==> flow/design.v <==
`timescale 1ns / 1ps
module PWM_Generator_Verilog (
    input clk,               
    input increase_duty,     
    input decrease_duty,     
    output PWM_OUT           
);
    reg [27:0] counter_debounce = 0;  
    wire slow_clk_enable;             
    wire tmp1, tmp2, duty_inc;
    wire tmp3, tmp4, duty_dec;
    reg [3:0] counter_PWM = 0;        
    reg [3:0] DUTY_CYCLE = 5;         
    always @(posedge clk) begin
        counter_debounce <= counter_debounce + 1;
        if (counter_debounce >= 1)
            counter_debounce <= 0;
    end
    assign slow_clk_enable = (counter_debounce == 1);
    DFF_PWM PWM_DFF1(clk, slow_clk_enable, increase_duty, tmp1);
    DFF_PWM PWM_DFF2(clk, slow_clk_enable, tmp1, tmp2);
    assign duty_inc = tmp1 & ~tmp2 & slow_clk_enable;
    DFF_PWM PWM_DFF3(clk, slow_clk_enable, decrease_duty, tmp3);
    DFF_PWM PWM_DFF4(clk, slow_clk_enable, tmp3, tmp4);
    assign duty_dec = tmp3 & ~tmp4 & slow_clk_enable;
    always @(posedge clk) begin
        if (duty_inc && DUTY_CYCLE <= 9)
            DUTY_CYCLE <= DUTY_CYCLE + 1;  
        else if (duty_dec && DUTY_CYCLE >= 1)
            DUTY_CYCLE <= DUTY_CYCLE - 1;  
    end
    always @(posedge clk) begin
        counter_PWM <= counter_PWM + 1;
        if (counter_PWM >= 9)
            counter_PWM <= 0;
    end
    assign PWM_OUT = (counter_PWM < DUTY_CYCLE) ? 1 : 0;
endmodule
module DFF_PWM(
    input clk,       
    input en,        
    input D,         
    output reg Q     
);
    always @(posedge clk) begin
        if (en)
            Q <= D;
    end
endmodule
Reports on PWM_Generator_Verilog
The steps from the RTL of PWM_Generator_Verilog to its reports follow in flow order. Lines are those of the file above, counted from 1. Library cell names are shortened. The mark n/a stands for no value.

Top module: PWM_Generator_Verilog. Clock port: clk. Library: sky130hd. Corner: tt_025C_1v80.

Word level
Source: Yosys, flattened and elaborated, memories not mapped. Widths are those after wreduce. Registers that Yosys merges into a memory's read port (data or address) are not register bits. Print and check cells do not count. Equal cells are merged and count once.

The entry for memory bits (writable) reads 0. Under bits in registers stands 40. Under input port bits stands 3. The entry for clocked read ports x word width reads 0. Bits in read-only memories: 0. Bits in latches: 0. The entry for memories kept reads 0. The entry for cells after elaboration reads 29. Under output and inout bits stands 1.

The entry for div/mod/pow operators reads 0. For add/subtract/negate cells the number is 4. The figure for reductions and logical operators is 3. The figure for multiplexer cells is 3. Under multiply operators stands 0. The figure for $lt $le $gt $ge is 5. The figure for eq/ne operators is 1. The figure for shifts and indexed selects is 0. Under bitwise logic cells stands 6.

Operator list (number): 28-bit by 1-bit adder with 28-bit output with constant B (1); 28-bit by 1-bit >= comparator with 1-bit output with constant B (1); 28-bit by 1-bit equality test with 1-bit output with constant B (1); 4-bit by 1-bit adder with 4-bit output with constant B (2); 4-bit 2-to-1 mux (2); 1-bit AND (4); 4-bit by 1-bit subtractor with 4-bit output with constant B (1); 4-bit by 1-bit >= comparator with 1-bit output with constant B (1); 4-bit less-than comparator (1); 4-bit >= comparator with constant B (1); 4-bit less-or-equal comparator with constant B (1); 1-bit logical AND (2); 1-bit inverter (2); 2-bit nonzero test (1); 1-bit 2-to-1 mux (1).

Logic depth
Yosys ltp: most cells in a row. Word level: on the elaborated netlist, between registers, memories and ports. Mapped: between sequential cells and ports; inverters and the memories' decode and read muxes count.

Under depth in word-level cells stands 6. Under ABC_AREA stands 0. The entry for gate-level depth with buffers reads 6. Under gate-level depth less buffers stands 6.

After synthesis
Yosys stat after the flow's synthesis: flattened, memories mapped to cells. It holds for the ABC_AREA given above (unset counts as 0); a run with the other value may have another netlist. Totals and module areas in this step are rounded.

Cell types: dfxtp_1 (number 32, total area 640.614 um^2); edfxtp_1 (number 8, total area 240.23 um^2); ha_1 (number 12, total area 150.144 um^2); nor4_4 (number 4, total area 85.082 um^2); inv_1 (number 11, total area 41.29 um^2); nor2_1 (number 8, total area 30.029 um^2); nand2b_1 (number 4, total area 25.024 um^2); nor4_2 (number 2, total area 25.024 um^2); nand4_4 (number 1, total area 21.27 um^2); a211o_1 (number 2, total area 17.517 um^2); xnor2_1 (number 2, total area 17.517 um^2); a21o_1 (number 2, total area 15.014 um^2); nand2_1 (number 4, total area 15.014 um^2); nand3b_1 (number 2, total area 15.014 um^2); o31ai_1 (number 2, total area 15.014 um^2); and2_1 (number 2, total area 12.512 um^2); nand4_2 (number 1, total area 12.512 um^2); nor4_1 (number 2, total area 12.512 um^2).

Other cell types: 15; their cells: 17.

Under cell count stands 118. The figure for flip-flops is 40. For sequential part of the area the number is 880.8 um^2. The entry for buffers reads 0. Under mapped area stands 1503 um^2.

By module: a second synthesis without flattening, with its own total; a netlist apart from the flattened one above.

The entry for cell total of the unflattened synthesis reads 118. The entry for area total of the unflattened synthesis reads 1503 um^2.

Each row is one instance without its submodules.

Modules: PWM_Generator_Verilog (cells 114, times used 1, seq. area 760.7 um^2, area 1383 um^2); DFF_PWM (cells 1, times used 4, seq. area 30.0 um^2, area 30.0 um^2).

Worst setup path after synthesis
Path of least setup slack by OpenSTA after synthesis, without wires, with an ideal clock, recovery checks aside; 20% of the period is set as input and as output delay. Where synthesis merged equal registers, the netlist keeps one of their names.

Path type: reg2reg. From: register DUTY_CYCLE[0]. To: register DUTY_CYCLE[0]. Path buffers: 0. The entry for data required time reads 2.038 ns. For period the number is 2.41 ns. Under path slack stands 0.455 ns. Arrival: 1.583 ns. Under delay of the path stands 1.955 ns. Under setup time stands 0.372 ns. Time at the first pin: 0.000 ns. The figure for stages on the path is 6. Under synthesis period reached stands 1.955 ns.

"delay of the path" = arrival - input delay + setup time. "stages on the path": output pins that drive a net of the path, with the launching flip-flop's if there is one; two outputs of one cell count as two. "synthesis period reached" is the clock period less the worst setup slack; recovery checks do not enter. This is arithmetic on one report: input and output delays are still those of the set period (20% each). The rows between start and end are the longest chain of elaborated cells between them; the timing report does not say that the signal goes this way. Where chains are equally long, one stands for them. A line is the first line of the expression or statement that the cell stems from. Yosys adds cells for indexed reads and writes and turns some case tables into memories. Only ways into the end's enable, where the timed path ends, are counted here.

Path through: edfxtp_1 inv_1 ha_1 o21bai_1 a211o_1 a211oi_1. Under cells in the longest elaborated chain stands 3. Elaborated cells on any way between the ends: 5. The entry for source lines of those cells reads 2. Classes of those cells: compare (2); reduce/logical (3).

Ends and longest elaborated chain, post-synthesis: start, declared (line 13) `reg [3:0] DUTY_CYCLE = 5;`; start, assigned (line 28) `DUTY_CYCLE <= DUTY_CYCLE + 1;`; start, assigned (line 30) `DUTY_CYCLE <= DUTY_CYCLE - 1;`; 4-bit less-or-equal comparator (line 27) `if (duty_inc && DUTY_CYCLE <= 9)`; 1-bit logical AND (line 27); 2-bit nonzero test; end, assigned (line 28); end, assigned (line 30); end, declared (line 13).

Worst path after layout
From the final timing report of record 1: the path of least setup slack in the routed layout; clock arrival at registers is part of the times.

Path type: reg2reg. From: register DUTY_CYCLE[1]. To: register DUTY_CYCLE[3]. Under setup time stands 0.24 ns. The figure for stages on the path is 9. Under path slack stands 0.13 ns. Path buffers: 2. For period the number is 2.19 ns. Time at the first pin: 0.28 ns. The entry for data required time reads 2.22 ns. Arrival: 2.09 ns.

The rows between start and end are the longest chain of elaborated cells between them; the timing report does not say that the signal goes this way. Where chains are equally long, one stands for them. Ways into the end's enable are left out, as the timed path ends at the data pin.

Path through: edfxtp_1 inv_1 buf_4 ha_1 o21bai_1 a211o_1 buf_4 o32a_1 a211o_1. Under cells in the longest elaborated chain stands 4. Elaborated cells on any way between the ends: 8. The entry for source lines of those cells reads 4. Classes of those cells: add/sub (2); compare (2); mux (2); reduce/logical (2).

Ends and longest elaborated chain, post-layout: start, declared (line 13) `reg [3:0] DUTY_CYCLE = 5;`; start, assigned (line 28) `DUTY_CYCLE <= DUTY_CYCLE + 1;`; start, assigned (line 30) `DUTY_CYCLE <= DUTY_CYCLE - 1;`; 4-bit by 1-bit >= comparator with 1-bit output (line 29) `else if (duty_dec && DUTY_CYCLE >= 1)`; 1-bit logical AND (line 29); 4-bit 2-to-1 mux (line 29); 4-bit 2-to-1 mux (line 27) `if (duty_inc && DUTY_CYCLE <= 9)`; end, assigned (line 28); end, assigned (line 30); end, declared (line 13).

## Implementation results

Stored flow runs of PWM_Generator_Verilog (2 of them; Yosys, OpenROAD, sky130hd). They differ in their settings and are not a sequence. Constraints: input delay and output delay 20% of the set period each, output load 0.01 pF. "clock period reached" means the clock period less the worst setup slack. The figure is calculated, with input and output delays left at 20% of the set period. "time on the worst setup path": the worst setup path's part of the clock period (all of it between registers, 20% less for each end at a port) less its slack. A launch clock that arrives late makes it longer, a capture clock that arrives late makes it shorter. By "total design power" is meant OpenSTA's value without simulated activity: inputs other than the clock are taken to toggle once in ten clock periods, and the tool carries that through the logic. Measured values are rounded.

Record 1 has these settings: period_ns 2.19; CORE_UTILIZATION 31; SETUP_SLACK_MARGIN -0.1; PLACE_DENSITY_LB_ADDON 0.12; ABC_AREA 0; GPL_TIMING_DRIVEN 1; GPL_ROUTABILITY_DRIVEN 1; CAP_MARGIN 30; MAX_ROUTING_LAYER met4; CORE_MARGIN 2; SLEW_MARGIN 20. The setup total negative slack stands at 0.000 ns. The utilization after routing reads 39.7 %. The die outline area reads 5421 um^2. The measured synthesis area is 1503 um^2. The standard-cell area of the final layout stands at 1864 um^2. The time on the worst setup path comes to 2.06 ns. Kind of the worst setup path: reg2reg. The total design power stands at 1431 uW. The clock period reached stands at 2.060 ns. The smallest setup slack comes to 0.130 ns.

Record 2 has these settings: period_ns 2.54; CAP_MARGIN 20; CORE_MARGIN 2; CORE_UTILIZATION 40; SLEW_MARGIN 20. The setup total negative slack stands at 0.000 ns. The utilization after routing reads 49.0 %. The die outline area reads 4263 um^2. The measured synthesis area is 1503 um^2. The standard-cell area of the final layout stands at 1780 um^2. The time on the worst setup path comes to 1.75 ns. Kind of the worst setup path: reg2out. The total design power stands at 1084 uW. The clock period reached stands at 2.260 ns. The smallest setup slack comes to 0.280 ns.
